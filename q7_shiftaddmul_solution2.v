==> flow/design.v <==
`timescale 1ns / 1ns
`default_nettype none
module q7_shiftaddmul_solution2(clk, reset, start, b_in, q_in, stop, a_out);
parameter n = 8;
input wire clk;
input wire reset;
input wire start;
input wire [n-1:0]b_in;
input wire [n-1:0]q_in;
output wire stop;
output wire [(n*2)-1:0]a_out;
wire add;
wire shift;
wire q0;
wire load;
Control_Unit M0_Controller(clk, start, reset, q0, add, shift, load, stop);
Datapath_Unit M1_Datapath(clk, reset, shift, add, load, b_in, q_in, q0, a_out);
endmodule
module Datapath_Unit(clk, reset, shift, add, load, input_b, input_q, q0, output_a);
parameter n = 8;
input wire clk;
input wire reset;
input wire shift;  
input wire add;    
input wire load;   
input wire [n-1:0]input_b;
input wire [n-1:0]input_q;
output wire q0;
output reg [(n*2)-1:0]output_a;
reg [(n*2)-1:0]ALU_b;
reg [(n*2)-1:0]ALU_q;
assign q0 = ALU_q[0];
always @(posedge clk or posedge reset) begin
if(reset) begin
ALU_b <= 0;
ALU_q <= 0;
output_a <= 0;
end
else if(load) begin
ALU_b <= input_b;
ALU_q <= input_q;
output_a <= 0;
end
else if(q0) begin
output_a <= output_a + ALU_b;
ALU_b = ALU_b << 1;
ALU_q = ALU_q >> 1;
end
else if(shift) begin
ALU_b = ALU_b << 1;
ALU_q = ALU_q >> 1;
end
end
endmodule
module Control_Unit(clk, start, reset, q0, add, shift, load, stop);
parameter n = 8;
input wire clk;
input wire start;
input wire reset;
input wire q0;
output reg add;
output reg shift;
output reg load;
output reg stop;
reg [3:0]ps, ns;
parameter s0 = 0, s1 = 1, s2 = 2, s3 = 3, s4 = 4, s5 = 5, s6 = 6, s7 = 7, s8 = 8;
always @(posedge clk or posedge reset) begin
if(reset) begin
stop = 0;
ps <= s0;
end
else begin
ps <= ns;
end
end
always @(ps, start, q0) begin
shift = 0;
add = 0;
load = 0;
case(ps)
s0: if(start) begin ns <= s1; load = 1; end
    else ns <= s0;
s1: if(q0) begin add = 1; ns <= s2;end
    else begin shift = 1; ns <= s3;end
s2: begin shift = 1; ns <= s3;end
s3: if(q0) begin add = 1; ns <= s4;end
    else begin shift = 1; ns <= s5;end
s4: begin shift = 1; ns <= s5;end
s5: if(q0) begin add = 1; ns <= s6;end
    else begin shift = 1; ns <= s7;end
s6: begin shift = 1; ns <= s7;end
s7: if(q0) begin add = 1; ns <= s8;end
    else begin ns <= s8;end
s8: if(start) begin load = 1;ns <= s1;end
    else begin ns <= s8;stop = 1;end
default: begin ns <= s0; end
endcase
end
endmodule
### Tool chain data of q7_shiftaddmul_solution2

What the tools print for q7_shiftaddmul_solution2, step after step.
Lines are those of the file above, counted from 1.
Cell names lack the library's common part.
Not given: -

* top: q7_shiftaddmul_solution2
* clock input: clk
* library: sky130hd
* corner: tt_025C_1v80

### Word level

Counts by Yosys on the flattened word-level netlist (proc, flatten, opt, wreduce; memories kept). Register bits leave out memories and registers merged into their read ports (data or address). Print and check cells are left out.

* bits in registers: 52
* bits in latches: 0
* bits in writable memories: 0
* memory bits (read-only): 0
* word width x clocked read ports: 0
* memories: 0
* input bits: 19
* output and inout bits: 17

* $add $sub $neg: 1
* $mul: 0
* div/mod/pow operators: 0
* $lt $le $gt $ge: 0
* equal/unequal tests: 8
* shifts and indexed selects: 0
* mux-type cells: 18
* bitwise gates (word level): 0
* reduce/logical cells: 6

Operator list (count)
* two-way mux 16 bit: 8
* case mux 4 bit (select 9 bit): 1
* adder 16 bit: 1
* equality test 4 x 3 -> 1 bit with constant B: 4
* equality test 4 x 2 -> 1 bit with constant B: 2
* two-way mux 1 bit: 7
* OR reduction 3 bit: 2
* equality test 4 x 1 -> 1 bit with constant B: 1
* equality test 4 bit with constant B: 1
* logical NOT 4 bit: 1
* two-way mux 4 bit: 1
* nonzero test 3 bit: 1
* nonzero test 2 bit: 1
* OR reduction 2 bit: 1
* case mux 1 bit (select 2 bit): 1

### Longest topological paths

Depth = most cells in a row (Yosys ltp): at word level without a register or memory, in the mapped netlist without a sequential cell, where the memories' decode and read muxes count.

* depth in word-level cells: 6
* ABC_AREA: 0
* mapped depth: 8

### Netlist

Yosys stat after the flow's synthesis: flattened, memories mapped to cells. It holds for the ABC_AREA given above (unset counts as 0); a run with the other value may have another netlist.

* cell count: 337
* synthesis area: 0.0030216 mm2
* sequential part of the area: 0.0014026 mm2
* flip-flop cells: 56

Cell types
* dfrtp_1: count 55, total area 1376.32 um2
* nand2_1: count 70, total area 262.752 um2
* ha_1: count 15, total area 187.68 um2
* nor2_1: count 34, total area 127.622 um2
* a21oi_1: count 25, total area 125.12 um2
* a31oi_1: count 14, total area 87.584 um2
* mux2i_1: count 8, total area 80.077 um2
* o21ai_0: count 15, total area 75.072 um2
* clkbuf_1: count 13, total area 48.797 um2
* a211oi_1: count 6, total area 45.043 um2
* a21o_1: count 6, total area 45.043 um2
* xnor2_1: count 5, total area 43.792 um2
* nand3_1: count 8, total area 40.038 um2
* o211ai_1: count 5, total area 37.536 um2
* o211ai_2: count 3, total area 37.536 um2
* nor3_1: count 7, total area 35.034 um2
* o21a_1: count 4, total area 30.029 um2
* dfstp_2: count 1, total area 26.275 um2

Not listed: further types 24, cells in them 43.
By module: a second synthesis without flattening, with its own total; a netlist apart from the flattened one above.

* cell total of the unflattened synthesis: 340
* area (unflattened synthesis): 0.0030955 mm2

Each row is one instance without its submodules.

Modules
* Datapath_Unit: instances 1, cells 312, area 0.0027539 mm2, sequential area 0.0011761 mm2
* Control_Unit: instances 1, cells 28, area 0.0003416 mm2, sequential area 0.0002265 mm2
* q7_shiftaddmul_solution2: instances 1, cells 0, area 0 mm2, sequential area 0 mm2

### Timing after synthesis

OpenSTA on the mapped netlist: ideal clock, no wires. The path of least setup slack (recovery checks aside). Input and output delay are each 20% of the period. Register names are those of the netlist, which keeps one name where synthesis merged equal registers.

* path kind: register to register
* start point: reg M1_Datapath.output_a[0]
* end point: reg M1_Datapath.output_a[14]
* period: 3120 ps
* arrival time: 2177 ps
* slack: 823 ps
* path delay: 2297 ps
* stages: 9
* buffers on the path: 0
* period reached after synthesis: 2297 ps

"path delay" is the arrival time less input delay plus setup time.
"stages": output pins that drive a net of the path, with the launching flip-flop's if there is one; two outputs of one cell count as two.
"period reached after synthesis" = period - worst setup slack (recovery checks aside). The figure is calculated, with input and output delays left at 20% of the set period.
Between the ends stands the longest chain of elaborated cells between them, by number of cells; it is not shown to be the way that was timed. Of several equally long chains one is given.
Each line given opens the expression or statement behind the cell; cells for indexed reads and writes are added by Yosys, which also makes memories of some case tables.
A register here has more assigning lines than the two given.

* cells stage by stage: dfrtp_1 ha_1 fa_1 a21oi_1 o211ai_2 and3_1 a221oi_2 mux2i_1 nor2_1
* length of the longest elaborated chain: 3
* elaborated cells between the ends (all ways): 3
* RTL lines with such cells: 3
* those cells by class: add/sub (1); mux (2)

RTL lines, path post-synthesis
* start, declared: RTL line 29 `output reg [(n*2)-1:0]output_a;`
* start, assigned: RTL line 37 `output_a <= 0;`
* start, assigned: RTL line 45 `output_a <= output_a + ALU_b;`
* adder 16 bit: RTL line 45
* two-way mux 16 bit: RTL line 44 `else if(q0) begin`
* two-way mux 16 bit: RTL line 39 `else if(load) begin`
* end, assigned: RTL line 37
* end, assigned: RTL line 45
* end, declared: RTL line 29

### Timing after layout

From the final timing report of entry A: the path of least setup slack in the routed layout; clock arrival at registers is part of the times.
The path's times are printed in steps of 10 ps; the period is the one set.

* path kind: register to register
* start point: reg M1_Datapath.output_a[0]
* end point: reg M1_Datapath.output_a[14]
* period: 2880 ps
* arrival time: 2790 ps
* slack: 290 ps
* stages: 9
* buffers on the path: 0

Between the ends stands the longest chain of elaborated cells between them, by number of cells; it is not shown to be the way that was timed. Of several equally long chains one is given.
A register here has more assigning lines than the two given.

* cells stage by stage: dfrtp_1 ha_1 fa_1 a21oi_1 o211ai_2 and3_1 a221oi_2 mux2i_1 nor2_1
* length of the longest elaborated chain: 3
* elaborated cells between the ends (all ways): 3
* RTL lines with such cells: 3
* those cells by class: add/sub (1); mux (2)

RTL lines, path post-layout
* start, declared: RTL line 29 `output reg [(n*2)-1:0]output_a;`
* start, assigned: RTL line 37 `output_a <= 0;`
* start, assigned: RTL line 45 `output_a <= output_a + ALU_b;`
* adder 16 bit: RTL line 45
* two-way mux 16 bit: RTL line 44 `else if(q0) begin`
* two-way mux 16 bit: RTL line 39 `else if(load) begin`
* end, assigned: RTL line 37
* end, assigned: RTL line 45
* end, declared: RTL line 29

Measured data: module q7_shiftaddmul_solution2, platform sky130hd, 2 stored runs of the flow under differing settings, order arbitrary. Input and output delays are each 20% of the period that was set; the output load is 0.01 pF.
"period reached" = clock period - worst setup slack. The figure is calculated, with input and output delays left at 20% of the set period.
By "time on the worst setup path" is meant the share of the clock period that the worst setup path is allowed (20% is reserved at inputs, 20% at outputs), minus its slack. Clock arrival times at its registers enter into it.
"total power after layout" rests on the timing tool's default activity at the inputs, not on a simulated workload.
"time on the worst setup path" is known to 10 ps.

### Entry A

==> flow/run.sh <==
#!/bin/bash
# the make line also repeats the synthesis and layout settings of config.mk as NAME=value (left out here)
make -C /OpenROAD-flow-scripts/flow DESIGN_CONFIG=/design/flow/config.mk WORK_HOME=/design/flow/orfs CLKGATE_MAP_FILE= finish
==> flow/config.mk <==
export PLATFORM = sky130hd
export DESIGN_NAME = q7_shiftaddmul_solution2
export DESIGN_NICKNAME = q7_shiftaddmul_solution2
export VERILOG_FILES = /design/flow/design.v
export SDC_FILE = /design/flow/constraint.sdc
export NUM_CORES = 4
export LEC_CHECK = 0
export ABC_AREA = 0
export CAP_MARGIN = 0
export CELL_PAD_IN_SITES_DETAIL_PLACEMENT = 0
export CORE_ASPECT_RATIO = 0.98
export CORE_MARGIN = 3
export CORE_UTILIZATION = 64
export CTS_CLUSTER_DIAMETER = 132
export CTS_CLUSTER_SIZE = 88
export HOLD_SLACK_MARGIN = 0.04
export MAX_ROUTING_LAYER = met4
export PLACE_DENSITY_LB_ADDON = 0.26
export SLEW_MARGIN = 20
==> flow/constraint.sdc <==
create_clock -name core_clock -period 2.88 [get_ports {clk}]
set_input_delay 0.5760 -clock core_clock [delete_from_list [all_inputs] [get_ports {clk}]]
set_output_delay 0.5760 -clock core_clock [all_outputs]
set_load 0.01 [all_outputs]

Results of entry A:
- Time on the worst setup path: 2590 ps
- Worst setup path kind: register to register
- Total negative setup slack: 0 ps
- Die area: 0.0055819 mm2
- Period reached: 2587 ps
- Utilization after routing: 0.785
- Total power after layout: 1.331 mW
- Setup slack of the critical path: 293 ps
- Standard-cell area of the final layout: 0.0035346 mm2
- Yosys chip area after synthesis: 0.0030216 mm2

### Entry B

==> flow/run.sh <==
#!/bin/bash
# the make line also repeats the synthesis and layout settings of config.mk as NAME=value (left out here)
make -C /OpenROAD-flow-scripts/flow DESIGN_CONFIG=/design/flow/config.mk WORK_HOME=/design/flow/orfs CLKGATE_MAP_FILE= finish
==> flow/config.mk <==
export PLATFORM = sky130hd
export DESIGN_NAME = q7_shiftaddmul_solution2
export DESIGN_NICKNAME = q7_shiftaddmul_solution2
export VERILOG_FILES = /design/flow/design.v
export SDC_FILE = /design/flow/constraint.sdc
export NUM_CORES = 4
export LEC_CHECK = 0
export CAP_MARGIN = 20
export CORE_MARGIN = 2
export CORE_UTILIZATION = 40
export SLEW_MARGIN = 20
==> flow/constraint.sdc <==
create_clock -name core_clock -period 1.45 [get_ports {clk}]
set_input_delay 0.2900 -clock core_clock [delete_from_list [all_inputs] [get_ports {clk}]]
set_output_delay 0.2900 -clock core_clock [all_outputs]
set_load 0.01 [all_outputs]

Results of entry B:
- Time on the worst setup path: 2030 ps
- Worst setup path kind: register to register
- Total negative setup slack: -7345 ps
- Die area: 0.0082655 mm2
- Period reached: 2025 ps
- Utilization after routing: 0.682
- Total power after layout: 2.599 mW
- Setup slack of the critical path: -575 ps
- Standard-cell area of the final layout: 0.0049698 mm2
- Yosys chip area after synthesis: 0.0030216 mm2
